==> flow/design.v <==
module main (
    input wire clk,
    input wire fwd_in,
    input wire bwd_in,
    input wire left_in,
    input wire right_in,
    input wire stoplight_in,
    input wire stopsign_in,
    input wire failsafe_in,
    output wire [3:0] m1_out,
    output wire [3:0] m2_out,
    output wire [2:0] md_state,
    input  wire echo_fwd,
    output wire trig_fwd,
    input  wire echo_bwd1,
    output wire trig_bwd1,
    input  wire echo_bwd2,
    output wire trig_bwd2,
    input  wire buzzer_in,
    output wire buzzer,
    input wire ld_left,
    input wire ld_right
);
  localparam PS_MODE_STOP = 0, PS_MODE_BEEP = 1;
  reg ps_mode_fwd = PS_MODE_STOP;
  reg ps_mode_bwd1 = PS_MODE_BEEP;
  reg ps_mode_bwd2 = PS_MODE_BEEP;
  wire stop_in, ps_signal_fwd, ps_signal_bwd1, ps_signal_bwd2;
  assign stop_in = stopsign_in | stoplight_in | failsafe_in | ps_signal_fwd;
  assign buzzer  = buzzer_in | ps_signal_fwd;
  motor_driver md (
      .clk(clk),
      .fwd_in(fwd_in),
      .bwd_in(bwd_in),
      .left_in(left_in),
      .right_in(right_in),
      .stop_in(stop_in),
      .ld_left(ld_left),
      .ld_right(ld_right),
      .m1_out(m1_out),
      .m2_out(m2_out),
      .state(md_state)
  );
  parking_sensor ps_fwd (
      .clk(clk),
      .echo(echo_fwd),
      .trig(trig_fwd),
      .mode(ps_mode_fwd),
      .signal(ps_signal_fwd)
  );
  parking_sensor ps_bwd1 (
      .clk(clk),
      .echo(echo_bwd1),
      .trig(trig_bwd1),
      .mode(ps_mode_bwd1),
      .signal(ps_signal_bwd1)
  );
  parking_sensor ps_bwd2 (
      .clk(clk),
      .echo(echo_bwd2),
      .trig(trig_bwd2),
      .mode(ps_mode_bwd2),
      .signal(ps_signal_bwd2)
  );
endmodule
module motor_driver (
    input wire clk,
    input wire fwd_in,
    input wire bwd_in,
    input wire left_in,
    input wire right_in,
    input wire stop_in,
    input wire ld_left,
    input wire ld_right,
    output reg [3:0] m1_out,   
    output reg [3:0] m2_out,   
    output reg [2:0] state
);
  localparam STOP = 0, FORWARD = 1, BACKWARD = 2, LEFT = 3, RIGHT = 4;
  always @(posedge clk) begin
    if (stop_in == 1) begin
      state = STOP;
    end else if (fwd_in == 1) begin
      if (ld_left == 1) begin
        state = RIGHT;
      end else if (ld_right == 1) begin
        state = LEFT;
      end else begin
        state = FORWARD;
      end
    end else if (bwd_in == 1) begin
      state = BACKWARD;
    end else if (right_in == 1) begin
      state = RIGHT;
    end else if (left_in == 1) begin
      state = LEFT;
    end else begin
      state = STOP;
    end
  end
  localparam M_FWD = 4'b1010;
  localparam M_BWD = 4'b0101;
  localparam M_STOP = 4'b0000;
  always @(state) begin
    case (state)
      FORWARD: begin
        m1_out = M_FWD;
        m2_out = M_FWD;
      end
      BACKWARD: begin
        m1_out = M_BWD;
        m2_out = M_BWD;
      end
      LEFT: begin
        m1_out = M_STOP;
        m2_out = M_FWD;
      end
      RIGHT: begin
        m1_out = M_FWD;
        m2_out = M_STOP;
      end
      STOP: begin
        m1_out = M_STOP;
        m2_out = M_STOP;
      end
      default: begin
        m1_out = M_STOP;
        m2_out = M_STOP;
      end
    endcase
  end
endmodule
module parking_sensor (
    input  wire clk,
    input  wire mode,
    input  wire echo,
    output reg  trig,
    output reg  signal
);
  localparam PS_MODE_STOP = 0, PS_MODE_BEEP = 1;
  localparam CLK_FREQ = 50000000;
  localparam CYCLES_PER_CM = 2915;
  localparam DIST_CONST = 10 * CYCLES_PER_CM;
  localparam DIST_FAST = 15 * CYCLES_PER_CM;
  localparam DIST_SLOW = 20 * CYCLES_PER_CM;
  localparam DIST_STOP = 30 * CYCLES_PER_CM;
  localparam TIME_1S = CLK_FREQ;
  localparam TIME_500MS = CLK_FREQ / 2;
  localparam TIME_250MS = CLK_FREQ / 4;
  localparam TIME_125MS = CLK_FREQ / 8;
  localparam TIME_DETECT = TIME_125MS;
  localparam TIME_HOLD = 2 * TIME_1S;
  localparam TIME_COOLDOWN = 5 * TIME_1S;
  reg [21:0] trig_timer = 0;
  reg [21:0] echo_width = 0;
  reg [21:0] last_dist = 0;
  reg [27:0] toggle_timer = 0;
  reg detectable = 1;
  always @(posedge clk) begin
    if (trig_timer < 4000000) trig_timer <= trig_timer + 1;
    else trig_timer <= 0;
    trig <= (trig_timer > 0 && trig_timer < 500);
    if (echo == 1) echo_width <= echo_width + 1;
    else if (echo == 0 && echo_width > 0) begin
      last_dist  <= echo_width;
      echo_width <= 0;
    end
    if (toggle_timer < CLK_FREQ) toggle_timer <= toggle_timer + 1;
    else toggle_timer <= 0;
    if (mode == PS_MODE_STOP) begin
      if (detectable == 1) begin
        if (last_dist > DIST_STOP || last_dist == 0) begin
          signal <= 0;
          toggle_timer <= 0;
        end else begin
          if (signal == 0) begin
            if (toggle_timer > TIME_DETECT) begin
              signal <= 1;
              toggle_timer <= 0;
            end else begin
              toggle_timer <= toggle_timer + 1;
            end
          end else begin
            if (toggle_timer > TIME_HOLD) begin
              signal <= 0;
              detectable <= 0;
              toggle_timer <= 0;
            end else begin
              toggle_timer <= toggle_timer + 1;
            end
          end
        end
      end else begin
        if (toggle_timer > TIME_COOLDOWN) begin
          detectable   <= 1;
          toggle_timer <= 0;
        end else begin
          toggle_timer <= toggle_timer + 1;
        end
      end
    end else if (mode == PS_MODE_BEEP) begin
      if (last_dist > DIST_SLOW || last_dist == 0) begin
        signal <= 0;
      end else if (last_dist > DIST_FAST) begin
        signal <= (toggle_timer < TIME_500MS) ? 1 : 0;
      end else if (last_dist > DIST_CONST) begin
        signal <= (toggle_timer % (TIME_250MS * 2) < TIME_250MS) ? 1 : 0;
      end else begin
        signal <= 1;
      end
    end else begin
      signal <= 0;
    end
  end
endmodule
From RTL to reports: main
The steps from the RTL of main to its reports follow in flow order.
Line numbers count from 1 in the design file above.
Operators carry their Yosys type and port widths (W data, S select, Z words).
Cell names lack the library's common part.
A cell with - has no value.
- top: main
- clock: clk
- cell library: sky130hd
- library corner: tt_025C_1v80

After elaboration
Source: Yosys, flattened and elaborated, memories not mapped. Widths are those after wreduce. Registers that Yosys merges into a memory's read port (data or address) are not register bits. Print and check cells do not count. Equal cells are merged and count once.
- register bits: 146
- bits of input ports at 14
- $add $sub $neg: 5
- magnitude comparators at 14
- equality and inequality tests at 4
- multiplexer cells: 23
- bitwise logic cells: 5
- reduce/logical cells: 10
- operator list (cell ; count):
    $mux W28 ; 6
    $add A22 B1 Y22 const B ; 4
    $gt A22 B1 Y1 const B ; 4
    $lt A22 B22 Y1 const B ; 3
    $lt A22 B9 Y1 const B ; 3
    $mux W22 ; 2
    $add A28 B1 Y28 const B ; 1
    $gt A28 B23 Y1 const B ; 1
    $gt A28 B27 Y1 const B ; 1
    $gt A28 B28 Y1 const B ; 1
    $gt A22 B17 Y1 const B ; 1
    $logic_not A22 Y1 ; 1
    $pmux W4 S2 ; 2
    $mux W3 ; 4
    $mux W1 ; 7
    $eq A3 B2 Y1 const B ; 2
    $or A1 B1 Y1 ; 4
    $logic_and A1 B1 Y1 ; 4
    $reduce_or A2 Y1 ; 2
    $mux W2 ; 2
    $eq A3 B1 Y1 const B ; 1
    $eq A3 B3 Y1 const B ; 1
    $reduce_and A2 Y1 ; 1
    $reduce_bool A2 Y1 ; 1
    $logic_or A1 B1 Y1 ; 1
    $not A1 Y1 ; 1

Longest topological paths
Longest topological path by Yosys (ltp), each cell counted once; first at word level (registers and memories cut), then after technology mapping (sequential cells cut; the memories' decode and read muxes count).
- word-level depth: 5
- noted ABC_AREA: 0
- mapped depth: 9

Synthesis result
Yosys stat after the flow's synthesis: flattened, memories mapped to cells. It holds for the ABC_AREA given above (unset counts as 0); a run with the other value may have another netlist.
- noted cells in the netlist: 738
- chip area (Yosys): 6962.9 µm²
- sequential area at 3373.2 µm²
- flip-flop cells: 146
- noted buffer cells: 21
- cell types (cell ; count ; total area (µm²)):
    dfxtp_1 ; 101 ; 2.02E+03
    edfxtp_1 ; 45 ; 1.35E+03
    nor2_1 ; 136 ; 510.49
    xor2_1 ; 50 ; 437.92
    xnor2_1 ; 47 ; 411.645
    nand3_1 ; 43 ; 215.206
    nand2_1 ; 47 ; 176.419
    nand4_1 ; 25 ; 156.4
    and2_1 ; 24 ; 150.144
    ha_1 ; 10 ; 125.12
    and3_1 ; 19 ; 118.864
    and4_1 ; 12 ; 105.101
    nor4_1 ; 16 ; 100.096
    nor3_1 ; 18 ; 90.086
    or3_1 ; 11 ; 68.816
    inv_1 ; 17 ; 63.811
    o21ai_0 ; 12 ; 60.058
    a21oi_1 ; 8 ; 40.038
Not listed: further types 44, cells in them 97.
By module: a second synthesis without flattening, with its own total; a netlist apart from the flattened one above.
- noted cells (unflattened synthesis): 2696
- area (unflattened synthesis): 22047.4 µm²
Rows give one instance, submodules left out.
- by module (module ; times used ; cells ; area (µm²)):
    parking_sensor ; 3 ; 890 ; 7279.5
    motor_driver ; 1 ; 22 ; 187.7
    main ; 1 ; 4 ; 21.3

Timing after synthesis
Source: OpenSTA report_checks on the synthesized netlist (no wires, ideal clock, input and output delay 20% of the period each), path of least setup slack; recovery checks are left aside. Register names are those of the netlist, which keeps one name where synthesis merged equal registers.
- kind: reg-to-reg
- from: register ps_fwd.echo_width[0]
- to: register ps_fwd.last_dist[0]
- period: 2.37 ns
- setup time at 0.401 ns
- time at the first pin at 0.000 ns
- noted arrival: 1.686 ns
- noted data required time: 1.969 ns
- noted path slack: 0.284 ns
- path delay at 2.087 ns
- driving pins on the path: 6
- noted synthesis period reached: 2.086 ns
"path delay" = arrival - input delay + setup time.
"driving pins on the path": output pins that drive a net of the path, with the launching flip-flop's if there is one; two outputs of one cell count as two.
"synthesis period reached" is the clock period less the worst setup slack; recovery checks do not enter. This is arithmetic on one report: input and output delays are still those of the set period (20% each).
Between the ends stands the longest chain of elaborated cells between them, by number of cells; it is not shown to be the way that was timed. Of several equally long chains one is given.
A line is the first line of the expression or statement that the cell stems from. Yosys adds cells for indexed reads and writes and turns some case tables into memories.
- cell sequence: edfxtp_1 inv_1 ha_1 nand3_1 nor2_1 nor2_1
- length of the longest elaborated chain at 3
- elaborated cells between the ends (all ways) at 3
- noted RTL lines with such cells: 1
- RTL lines, path post-synthesis (element ; RTL line ; source):
    start, declared ; 155 ; reg [21:0] echo_width = 0;
    start, assigned ; 163 ; if (echo == 1) echo_width <= echo_width + 1;
    start, assigned ; 166 ; echo_width <= 0;
    $gt A22 B1 Y1 ; 164 ; else if (echo == 0 && echo_width > 0) begin
    $logic_and A1 B1 Y1 ; 164 ;
    $reduce_and A2 Y1 ; - ;
    end, assigned ; 165 ; last_dist  <= echo_width;
    end, declared ; 156 ; reg [21:0] last_dist = 0;

Worst path after layout
Path of least setup slack in the final report of entry B (OpenROAD, finished layout, wires in). Where an end is a register, its clock arrival counts in the times.
- kind: reg-to-reg
- from: register ps_fwd.last_dist[17]
- to: register ps_fwd.toggle_timer[19]
- period: 1.51 ns
- setup time at 0.10 ns
- time at the first pin at 0.43 ns
- noted arrival: 2.61 ns
- noted data required time: 1.84 ns
- noted path slack: -0.77 ns
- driving pins on the path: 9
Between the ends stands the longest chain of elaborated cells between them, by number of cells; it is not shown to be the way that was timed. Of several equally long chains one is given.
A register here has more assigning lines than the two given.
- cell sequence: edfxtp_1 or4_4 and4bb_1 nand4_1 nor3b_4 a32oi_4 buf_6 buf_8 nor2_1
- length of the longest elaborated chain at 4
- elaborated cells between the ends (all ways) at 5
- RTL lines, path post-layout (element ; RTL line ; source):
    start, declared ; 156 ; reg [21:0] last_dist = 0;
    start, assigned ; 165 ; last_dist  <= echo_width;
    $gt A22 B17 Y1 ; 172 ; if (last_dist > DIST_STOP || last_dist == 0) begin
    $logic_or A1 B1 Y1 ; 172 ;
    $mux W28 ; 172 ;
    $mux W28 ; 171 ; if (detectable == 1) begin
    end, assigned ; 168 ; if (toggle_timer < CLK_FREQ) toggle_timer <= toggle_timer + 1;
    end, assigned ; 181 ; toggle_timer <= toggle_timer + 1;
    end, declared ; 157 ; reg [27:0] toggle_timer = 0;

Ticket comment

2 stored runs of main in the flow (synthesis by Yosys, layout by OpenROAD, sky130hd cells), in arbitrary order. Constraints: input delay and output delay 20% of the set period each, output load 0.01 pF.
By "achieved clock period" is meant the clock period of the run minus its worst setup slack. This is arithmetic on one report: input and output delays are still those of the set period (20% each).
"time on the worst setup path" is the time allowed to the run's worst setup path (the clock period less input and output delay, where it has them) less its slack. Clock arrival times count: a late capture clock shortens it, a late launch clock lengthens it.
"total power after layout" rests on the timing tool's default activity at the inputs, not on a simulated workload.

Entry A
Settings were period_ns = 1.38; CORE_UTILIZATION = 62; SETUP_SLACK_MARGIN = 0.15; PLACE_DENSITY = 0.46; CORE_ASPECT_RATIO = 1.28; CELL_PAD_IN_SITES_GLOBAL_PLACEMENT = 1; ABC_AREA = 0; GPL_TIMING_DRIVEN = 1; CTS_CLUSTER_SIZE = 36; CAP_MARGIN = 20; CORE_MARGIN = 2; SLEW_MARGIN = 20
- no results, routing failed with DPL-0038

Entry B
Settings were period_ns = 1.51; CORE_UTILIZATION = 17; PLACE_DENSITY_LB_ADDON = 0.01; CORE_MARGIN = 7; CELL_PAD_IN_SITES_DETAIL_PLACEMENT = 2; GPL_TIMING_DRIVEN = 0; CTS_CLUSTER_SIZE = 62; CAP_MARGIN = 20; MAX_ROUTING_LAYER = met4; SLEW_MARGIN = 20
- post-synthesis cell area at 6962.9 µm²
- noted the standard-cell area of the final layout: 10437.5 µm²
- total power after layout: 0.013317 W
- noted the setup total negative slack: -37.092 ns
- utilization: 26.0 %
- worst setup slack after layout: -0.768 ns
- achieved clock period at 2.278 ns
- post-route worst hold slack at 0.458 ns
- area inside the die boundary: 46820.3 µm²
- time on the worst setup path: 2.28 ns
- worst setup path type: reg-to-reg
